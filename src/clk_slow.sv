==> flow/design.v <==
module clk_slow (
    input  logic clk_in,
    output logic clk_190hz,
    output logic clk_380hz,
    output logic clk_95hz,
    output logic clk_48hz,
    output logic clk_12hz,
    output logic clk1hz5
);
logic [25:0] clk_cntr = 26'h0;
always_ff @(posedge clk_in) begin
    clk_cntr <= clk_cntr + 1;
end
assign clk_12hz = clk_cntr[21];
assign clk1hz5 = clk_cntr[24];
assign clk_380hz = clk_cntr[16];
assign clk_190hz = clk_cntr[17];
assign clk_95hz = clk_cntr[18];
assign clk_48hz = clk_cntr[19];
endmodule
Step by step through the tools: clk_slow
Tool output for the design above, in the order of the flow.
Lines are those of the file above, counted from 1.
Library cell names are shortened.
{"block": "inputs", "top_module": "clk_slow", "clk_port": "clk_in", "lib": "sky130hd", "lib_corner": "tt_025C_1v80"}

Elaborated design
Yosys after proc, flatten, opt, wreduce and memory -nomap, before mapping. Enables and synchronous resets that opt folds into registers are not counted as muxes. Memory bits, and registers merged into a memory's read port (data or address), are not among the register bits. Print and check cells are not counted. Equal cells are merged and count once.
{"block": "word_totals", "register_bits": 26, "inputBits": 1, "output_inout_bits": 6, "elab_cells": 2}
{"block": "op_classes", "add_sub_neg": 1}
{"block": "ops", "op": "adder 26 x 1 -> 26 bit with constant B", "n": 1}

Depth
Yosys ltp: most cells in a row. Word level: on the elaborated netlist, between registers, memories and ports. Mapped: between sequential cells and ports; inverters and the memories' decode and read muxes count.
{"block": "logic_depth", "ltp_word": 1, "ABC_AREA": 0, "mapped_depth": 4, "ltp_nobuf": 4}

Mapped cells and area
Yosys stat after the flow's synthesis: flattened, memories mapped to cells. It holds for the ABC_AREA given above (unset counts as 0); a run with the other value may have another netlist.
Totals and module areas in this step are rounded.
{"block": "by_type", "type": "dfxtp_1", "n": 25, "area_total_um2": 500.48}
{"block": "by_type", "type": "xor2_1", "n": 13, "area_total_um2": 113.859}
{"block": "by_type", "type": "xnor2_1", "n": 10, "area_total_um2": 87.584}
{"block": "by_type", "type": "nor4_2", "n": 3, "area_total_um2": 37.536}
{"block": "by_type", "type": "nand3_4", "n": 2, "area_total_um2": 35.034}
{"block": "by_type", "type": "nor3_1", "n": 7, "area_total_um2": 35.034}
{"block": "by_type", "type": "nand3_1", "n": 6, "area_total_um2": 30.029}
{"block": "by_type", "type": "inv_1", "n": 6, "area_total_um2": 22.522}
{"block": "by_type", "type": "nand4_4", "n": 1, "area_total_um2": 21.27}
{"block": "by_type", "type": "nor4_4", "n": 1, "area_total_um2": 21.27}
{"block": "by_type", "type": "nand2_1", "n": 5, "area_total_um2": 18.768}
{"block": "by_type", "type": "nor2_1", "n": 4, "area_total_um2": 15.014}
{"block": "by_type", "type": "and3_1", "n": 2, "area_total_um2": 12.512}
{"block": "by_type", "type": "ha_1", "n": 1, "area_total_um2": 12.512}
{"block": "by_type", "type": "nand4_1", "n": 2, "area_total_um2": 12.512}
{"block": "by_type", "type": "and4_4", "n": 1, "area_total_um2": 11.261}
{"block": "by_type", "type": "or3_4", "n": 1, "area_total_um2": 11.261}
{"block": "by_type", "type": "nand3_2", "n": 1, "area_total_um2": 10.01}
Other cell types: 4; their cells: 4.
{"block": "mapped", "stdcells": 95, "area_mm2": 0.00104, "seqArea_mm2": 0.0005, "flip_flops": 25}

Timing after synthesis
Path of least setup slack by OpenSTA after synthesis, without wires, with an ideal clock, recovery checks aside; 20% of the period is set as input and as output delay. Where synthesis merged equal registers, the netlist keeps one of their names.
{"block": "synth_timing", "path_kind": "register -> register", "startpoint": "register clk_cntr[16]", "endpoint": "register clk_cntr[22]", "tclk_ps": 2360, "t_first_pin_ps": 0, "t_arrival_ps": 1346, "t_required_ps": 2288, "setup_slack_ps": 942, "delay_ps": 1418, "path_stages": 5, "synth_period_reached_ps": 1418}
"delay_ps" is the arrival time less input delay plus setup time.
"path_stages" counts driving pins, that of a launching flip-flop among them; a cell with two outputs on the path counts twice.
"synth_period_reached_ps" = period - worst setup slack (recovery checks aside). The figure is calculated, with input and output delays left at 20% of the set period.
The rows between start and end are the longest chain of elaborated cells between them; the timing report does not say that the signal goes this way. Where chains are equally long, one stands for them.
Each line given opens the expression or statement behind the cell; cells for indexed reads and writes are added by Yosys, which also makes memories of some case tables.
{"block": "synth_via", "path_cell_list": "dfxtp_1 -> nand3_2 -> or3_4 -> nor4_2 -> xor2_1", "elab_chain_cells": 1}
{"block": "synth_rtl", "item": "from (decl)", "line_no": 10, "rtl": "logic [25:0] clk_cntr = 26'h0;"}
{"block": "synth_rtl", "item": "from (assign)", "line_no": 12, "rtl": "clk_cntr <= clk_cntr + 1;"}
{"block": "synth_rtl", "item": "adder 26 x 1 -> 26 bit", "line_no": 12}
{"block": "synth_rtl", "item": "to (assign)", "line_no": 12}
{"block": "synth_rtl", "item": "to (decl)", "line_no": 10}

Path in the finished layout
Path of least setup slack in the final report of stored run 1 (OpenROAD, finished layout, wires in). Where an end is a register, its clock arrival counts in the times.
The report prints the path's times to 10 ps; the period is as set.
{"block": "layout_timing", "path_kind": "register -> register", "startpoint": "register clk_cntr[11]", "endpoint": "register clk_cntr[22]", "tclk_ps": 1320, "t_first_pin_ps": 260, "t_arrival_ps": 1600, "t_required_ps": 1520, "setup_slack_ps": -80, "path_stages": 6}
The rows between start and end are the longest chain of elaborated cells between them; the timing report does not say that the signal goes this way. Where chains are equally long, one stands for them.
{"block": "layout_via", "path_cell_list": "dfxtp_4 -> and4_4 -> nand3_4 -> buf_12 -> nor4_4 -> xor2_1", "elab_chain_cells": 1}
{"block": "layout_rtl", "item": "from (decl)", "line_no": 10, "rtl": "logic [25:0] clk_cntr = 26'h0;"}
{"block": "layout_rtl", "item": "from (assign)", "line_no": 12, "rtl": "clk_cntr <= clk_cntr + 1;"}
{"block": "layout_rtl", "item": "adder 26 x 1 -> 26 bit", "line_no": 12}
{"block": "layout_rtl", "item": "to (assign)", "line_no": 12}
{"block": "layout_rtl", "item": "to (decl)", "line_no": 10}

Subject: flow runs of clk_slow

Hi,

Design clk_slow on sky130hd. What follows are 2 stored runs of the flow, each under its own settings; their order means nothing. The constraints put input and output delay at 20% of the set period each and load the outputs with 0.01 pF.
"period_reached_ps" means the clock period less the worst setup slack. The figure is calculated, with input and output delays left at 20% of the set period.
"worst_setup_path_time_ps" = time allowed to the worst setup path (clock period - input delay - output delay, where it has them) - its slack; a late launch clock adds to it, a late capture clock takes from it.
"power.total_uw": no workload was simulated; the value follows from the tool's default switching activity.
"worst_setup_path_time_ps" is known to 10 ps.
The measured numbers are rounded.

{"run": "stored run 1", "settings": { "period_ns": 1.32, "CORE_UTILIZATION": 28, "SETUP_SLACK_MARGIN": 0.0, "PLACE_DENSITY_LB_ADDON": 0.1, "CELL_PAD_IN_SITES_GLOBAL_PLACEMENT": 0, "TNS_END_PERCENT": 15, "ABC_AREA": 0, "GPL_TIMING_DRIVEN": 0, "CTS_CLUSTER_SIZE": 73, "CAP_MARGIN": 15, "CORE_MARGIN": 2, "SLEW_MARGIN": 20 }, "results": { "synth_area_mm2": 0.00104, "die_mm2": 0.0042, "finalCellArea_mm2": 0.00141, "setup_ws_ps": -82, "total_negative_slack_ps": -277, "power.total_uw": 1200, "period_reached_ps": 1402, "worst_setup_path_time_ps": 1400, "worstPathKind": "register -> register" }}
{"run": "stored run 2", "settings": { "period_ns": 1.6, "CORE_UTILIZATION": 17, "SETUP_SLACK_MARGIN": 0.35, "PLACE_DENSITY_LB_ADDON": 0.13, "GPL_TIMING_DRIVEN": 1, "GPL_ROUTABILITY_DRIVEN": 0, "CTS_CLUSTER_SIZE": 94, "CAP_MARGIN": 20, "CORE_MARGIN": 2, "SLEW_MARGIN": 20 }, "results": { "synth_area_mm2": 0.00104, "die_mm2": 0.00673, "finalCellArea_mm2": 0.00148, "setup_ws_ps": 262, "total_negative_slack_ps": 0, "power.total_uw": 1020, "period_reached_ps": 1338, "worst_setup_path_time_ps": 1340, "worstPathKind": "register -> register" }}

Regards
